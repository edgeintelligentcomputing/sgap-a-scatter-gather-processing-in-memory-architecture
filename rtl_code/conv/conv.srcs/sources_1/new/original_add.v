==> flow/design.v <==
`timescale 1ns / 1ps
module shifter4bit(clk,reset,a,shift_bits,shiftOut);
input clk,reset;
input [3:0] a;
input [4:0] shift_bits;
output [23:0] shiftOut;
reg [23:0] shiftOut;
always@(posedge clk or negedge reset)
begin
    if(reset==1'b0)
    begin
        shiftOut<=24'b0;
    end
    else
    begin
        case(shift_bits)
            5'b00000:  shiftOut<={20'b0,a};
            5'b00001:  shiftOut<={19'b0,a,1'b0};
            5'b00010:  shiftOut<={18'b0,a,2'b0};
            5'b00011:  shiftOut<={17'b0,a,3'b0};
            5'b00100:  shiftOut<={16'b0,a,4'b0};
            5'b00101:  shiftOut<={15'b0,a,5'b0};
            5'b00110:  shiftOut<={14'b0,a,6'b0};
            5'b00111:  shiftOut<={13'b0,a,7'b0};
            5'b01000:  shiftOut<={12'b0,a,8'b0};
            5'b01001:  shiftOut<={11'b0,a,9'b0};
            5'b01010:  shiftOut<={10'b0,a,10'b0};
            5'b01011:  shiftOut<={9'b0,a,11'b0};
            5'b01100:  shiftOut<={8'b0,a,12'b0};
            5'b01101:  shiftOut<={7'b0,a,13'b0};
            5'b01110:  shiftOut<={6'b0,a,14'b0};
            5'b01111:  shiftOut<={5'b0,a,15'b0};
            5'b10000:  shiftOut<={4'b0,a,16'b0};
            5'b10001:  shiftOut<={3'b0,a,17'b0};
            5'b10010:  shiftOut<={2'b0,a,18'b0};
            5'b10011:  shiftOut<={1'b0,a,19'b0};
            5'b10100:  shiftOut<={a,20'b0};
            default:   shiftOut<=24'b0;
        endcase
    end
end
endmodule
`timescale 1ns / 1ps
module shifter6bit(clk,reset,a,shift_bits,shiftOut);
input clk,reset;
input [5:0] a;
input [4:0] shift_bits;
output [23:0] shiftOut;
reg [23:0] shiftOut;
always@(posedge clk or negedge reset)
begin
    if(reset==1'b0)
    begin
        shiftOut<=24'b0;
    end
    else
    begin
        case(shift_bits)
            5'b00000:  shiftOut<={20'b0,a};
            5'b00001:  shiftOut<={17'b0,a,1'b0};
            5'b00010:  shiftOut<={16'b0,a,2'b0};
            5'b00011:  shiftOut<={15'b0,a,3'b0};
            5'b00100:  shiftOut<={14'b0,a,4'b0};
            5'b00101:  shiftOut<={13'b0,a,5'b0};
            5'b00110:  shiftOut<={12'b0,a,6'b0};
            5'b00111:  shiftOut<={11'b0,a,7'b0};
            5'b01000:  shiftOut<={10'b0,a,8'b0};
            5'b01001:  shiftOut<={9'b0,a,9'b0};
            5'b01010:  shiftOut<={8'b0,a,10'b0};
            5'b01011:  shiftOut<={7'b0,a,11'b0};
            5'b01100:  shiftOut<={6'b0,a,12'b0};
            5'b01101:  shiftOut<={5'b0,a,13'b0};
            5'b01110:  shiftOut<={4'b0,a,14'b0};
            5'b01111:  shiftOut<={3'b0,a,15'b0};
            5'b10000:  shiftOut<={2'b0,a,16'b0};
            5'b10001:  shiftOut<={1'b0,a,17'b0};
            5'b10010:  shiftOut<={a,18'b0};
            default:   shiftOut<=24'b0;
        endcase
    end
end
endmodule
`timescale 1ns / 1ps
module original_add(clk,reset,filterWeight2,filterWeight3,computeOut2,computeOut3,addOut);
input clk,reset;
input [89:0] filterWeight2;      
input [29:0] filterWeight3;       
input [63:0] computeOut2;         
input [35:0] computeOut3;         
output [27:0] addOut;
wire [27:0] addOut;
wire [383:0] shiftOut2;      
wire [143:0] shiftOut3;      
genvar i;
generate
    for (i = 0 ; i < 16; i=i+1)
       shifter4bit shifter4bit1(clk,reset,computeOut2[i*4+:4],filterWeight2[i*5+:5],shiftOut2[i*24+:24]);
    for (i = 0; i < 6; i=i+1)
       shifter6bit shifter6bit1(clk,reset,computeOut3[i*6+:6],filterWeight3[i*5+:5],shiftOut3[i*24+:24]);
    original_unit original_unit1(clk,reset,shiftOut2,shiftOut3,addOut);
endgenerate
endmodule
`timescale 1ns / 1ps
module original_unit(clk,reset,shiftOut2,shiftOut3,additionOut);
input clk,reset;
input [383:0] shiftOut2;      
input [143:0] shiftOut3;      
output [27:0] additionOut;
reg [27:0] additionOut;
reg [4:0] i;
reg [24:0] partialSum21 [7:0];
reg [25:0] partialSum22 [3:0];
reg [26:0] partialSum23 [1:0];
reg [24:0] partialSum31 [2:0];
always@(*)
begin
    for (i = 0 ; i < 16; i=i+2)
       partialSum21[i/2]<=shiftOut2[i*4+:4]+shiftOut2[(i+1)*4+:4];
    for (i = 0 ; i < 8; i=i+2)
       partialSum22[i/2]<= partialSum21[i]+partialSum21[i+1];
    for (i = 0 ; i < 4; i=i+2)
       partialSum23[i/2]<= partialSum22[i]+partialSum22[i+1];
    for (i = 0 ; i < 6; i=i+2)
       partialSum31[i/2]<= shiftOut3[i*6+:6]+shiftOut3[(i+1)*6+:6];
    additionOut<=partialSum23[0]+partialSum23[1]+partialSum31[0]+partialSum31[1]+partialSum31[2];
end
endmodule
# Tool chain data of original_add
# The steps from the RTL of original_add to its reports follow in flow order.
# Line numbers count from 1 in the design file above.
# Operators carry their Yosys type and port widths (W data, S select, Z words).
# Library cell names are shortened.
# A cell with - has no value.
# setup
top_module	original_add
clk_port	clk
library	sky130hd
pvt_corner	tt_025C_1v80

# Word level
# Yosys after proc, flatten, opt, wreduce and memory -nomap, before mapping. Enables and synchronous resets that opt folds into registers are not counted as muxes. Print and check cells are not counted. Equal cells are merged and count once.
# classes
addsub	21
eq_ne	96
n_mux	5
reduce_logical	5
# ops
operator	n
$pmux W24 S21	2
$pmux W24 S19	1
$pmux W16 S21	1
$pmux W12 S19	1
$eq A5 B4 Y1 const B	40
$eq A5 B5 Y1 const B	21
$add A25 B25 Y26	4
$eq A5 B3 Y1 const B	20
$add A28 B25 Y28	3
$add A26 B26 Y27	2
$eq A5 B2 Y1 const B	10
$add A4 B4 Y5	8
$add A27 B27 Y28	1
$eq A5 B1 Y1 const B	5
$logic_not A5 Y1	5
$add A6 B6 Y7	3
# bits
reg_bits	100
in_bits	222
out_inout_bits	28
word_cells	132

# Logic depth
# Yosys ltp: most cells in a row. Word level: on the elaborated netlist, between registers, memories and ports. Mapped: between sequential cells and ports; inverters and the memories' decode and read muxes count.
# logic_depth
depth_word	7
ABC_AREA	0
depth_mapped	20
mapped_depth_nobuf	20

# Synthesis result
# Yosys stat after the flow's synthesis: flattened, memories mapped to cells. It holds for the ABC_AREA given above (unset counts as 0); a run with the other value may have another netlist.
# The area totals of this step are shown rounded.
# mapped
cell_count	963
yosys_area_um2	9000
sequential_area_um2	2500
flip_flops	100
buf_cells	85
# types
cell_type	n	area_total_um2
dfrtp_1	100	2502.4
fa_1	57	1.14E+03
ha_1	71	888.352
inv_1	90	337.824
a21oi_1	56	280.269
mux2i_1	26	260.25
buf_4	31	232.723
nor2_1	57	213.955
nand2_1	56	210.202
a21o_1	25	187.68
nor2b_1	26	162.656
buf_2	31	155.149
xnor2_1	16	140.134
xor2_1	16	140.134
nand3_1	26	130.125
nor3_1	26	130.125
nand3b_1	15	112.608
a32oi_1	12	105.101
# Other cell types: 61; their cells: 226.
# By module: a second synthesis without flattening, with its own total; a netlist apart from the flattened one above.
# unflattened
hier_cells	2387
hier_area_um2	26000
# Rows give one instance, submodules left out.
# modules
mod	instances	cells	area_um2	mod_seq_area_um2
shifter4bit	16	84	980	600
shifter6bit	6	120	1300	600
original_unit	1	323	3100	0.0
original_add	1	0	0.0	0.0

# Path before layout
# Path of least setup slack by OpenSTA after synthesis, without wires, with an ideal clock, recovery checks aside; 20% of the period is set as input and as output delay. Where synthesis merged equal registers, the netlist keeps one of their names.
# synth_timing
path_type	reg-to-output
startpoint	register genblk2[0].shifter6bit1.shiftOut[12]
endpoint	output port addOut[8]
period_ns	7.17
output_delay_ns	1.434
launch_ns	0.000
t_arrival_ns	5.369
t_required_ns	5.736
setup_slack_ns	0.367
path_delay_ns	5.369
stages	18
n_path_buf	0
period_less_setup_slack_ns	6.803
# "path_delay_ns" = arrival - input delay + setup time.
# At an output port there is no setup time.
# "stages" counts driving pins, that of a launching flip-flop among them; a cell with two outputs on the path counts twice.
# "period_less_setup_slack_ns" = period - worst setup slack (recovery checks aside). The figure is calculated, with input and output delays left at 20% of the set period.
# The rows between start and end are the longest chain of elaborated cells between them; the timing report does not say that the signal goes this way. Where chains are equally long, one stands for them.
# Each line given opens the expression or statement behind the cell; cells for indexed reads and writes are added by Yosys, which also makes memories of some case tables.
# At most two assigning lines are given for a register; there are more.
# synth_via
path_cell_list	dfrtp_1 > ha_1 > fa_1 > a21o_1 > a21oi_1 > xnor2_1 > fa_1 > fa_1 > fa_1 > fa_1 > inv_1 > fa_1 > inv_1 > ha_1 > nor2b_4 > o31a_1 > or4_1 > nand3_1
elab_chain_cells	3
cone_cells	3
cone_lines	2
classes_between	3 x add/sub
# synth_rtl
item	line_no	source
start, declared	48	output [23:0] shiftOut;
start, assigned	59	5'b00000:  shiftOut<={20'b0,a};
start, assigned	60	5'b00001:  shiftOut<={17'b0,a,1'b0};
$add A6 B6 Y7	124	partialSum31[i/2]<= shiftOut3[i*6+:6]+shiftOut3[(i+1)*6+:6];
$add A28 B25 Y28 x2	125	additionOut<=partialSum23[0]+partialSum23[1]+partialSum31[0]+partialSum31[1]+partialSum31[2];
end, declared	90	output [27:0] addOut;

# Timing after layout
# Path of least setup slack in the final report of flow run A (OpenROAD, finished layout, wires in). Where an end is a register, its clock arrival counts in the times.
# layout_timing
path_type	reg-to-output
startpoint	register genblk2[0].shifter6bit1.shiftOut[12]
endpoint	output port addOut[8]
period_ns	4.84
output_delay_ns	0.97
launch_ns	0.36
t_arrival_ns	5.65
t_required_ns	3.87
setup_slack_ns	-1.78
stages	19
n_path_buf	1
# The rows between start and end are the longest chain of elaborated cells between them; the timing report does not say that the signal goes this way. Where chains are equally long, one stands for them.
# At most two assigning lines are given for a register; there are more.
# layout_via
path_cell_list	dfrtp_1 > ha_2 > fa_2 > a21o_1 > a21oi_2 > xnor2_2 > fa_1 > fa_2 > fa_2 > fa_1 > inv_1 > fa_1 > inv_2 > ha_4 > nor2b_4 > o31a_1 > or4_4 > nand3_2 > buf_6
elab_chain_cells	3
cone_cells	3
cone_lines	2
classes_between	3 x add/sub
# layout_rtl
item	line_no	source
start, declared	48	output [23:0] shiftOut;
start, assigned	59	5'b00000:  shiftOut<={20'b0,a};
start, assigned	60	5'b00001:  shiftOut<={17'b0,a,1'b0};
$add A6 B6 Y7	124	partialSum31[i/2]<= shiftOut3[i*6+:6]+shiftOut3[(i+1)*6+:6];
$add A28 B25 Y28 x2	125	additionOut<=partialSum23[0]+partialSum23[1]+partialSum31[0]+partialSum31[1]+partialSum31[2];
end, declared	90	output [27:0] addOut;

# Module original_add, platform sky130hd: 2 stored runs of the flow (Yosys, OpenROAD) with differing settings, in no particular order. Input and output delays are each 20% of the period that was set; the output load is 0.01 pF.
# "period_less_ws_ns": clock period set for the run, less the worst setup slack. It is reckoned from that one timing run; input and output delays stay at 20% of the period that was set.
# By "worst_path_allowed_less_slack_ns" is meant the share of the clock period that the worst setup path is allowed (20% is reserved at inputs, 20% at outputs), minus its slack. Clock arrival times at its registers enter into it.
# "power.total_mw" rests on the timing tool's default activity at the inputs, not on a simulated workload.
# Measured values are rounded.
# Among the settings, -- means not set for that run.
# A result given as -- is not shown for that run.
run	period_ns	CORE_UTILIZATION	PLACE_DENSITY_LB_ADDON	CORE_MARGIN	CELL_PAD_IN_SITES_GLOBAL_PLACEMENT	TNS_END_PERCENT	GPL_ROUTABILITY_DRIVEN	CTS_CLUSTER_DIAMETER	SLEW_MARGIN	MIN_ROUTING_LAYER	MAX_ROUTING_LAYER	CAP_MARGIN	SETUP_SLACK_MARGIN	PLACE_DENSITY	HOLD_SLACK_MARGIN	ABC_AREA	synthesis_area_um2	design.die.area_um2	layout_stdcell_area_um2	final_util_pct	setup_worst_slack_ns	final_setup_tns_ns	power.total_mw	period_less_ws_ns	worst_path_allowed_less_slack_ns	critical_path_kind
flow run A	4.84	21	0.19	9	2	30	1	365	0	met2	met5	20	--	--	--	--	9000	51000	11000	26	-1.8	-14	3.3	6.622	5.65	reg-to-output
flow run B	7.91	70	--	8	3	--	--	--	5	--	--	20	1.04	0.42	0.11	1	--	--	--	--	--	--	--	--	--	--
# Flow run B: did not finish, placement stopped with GPL-0301
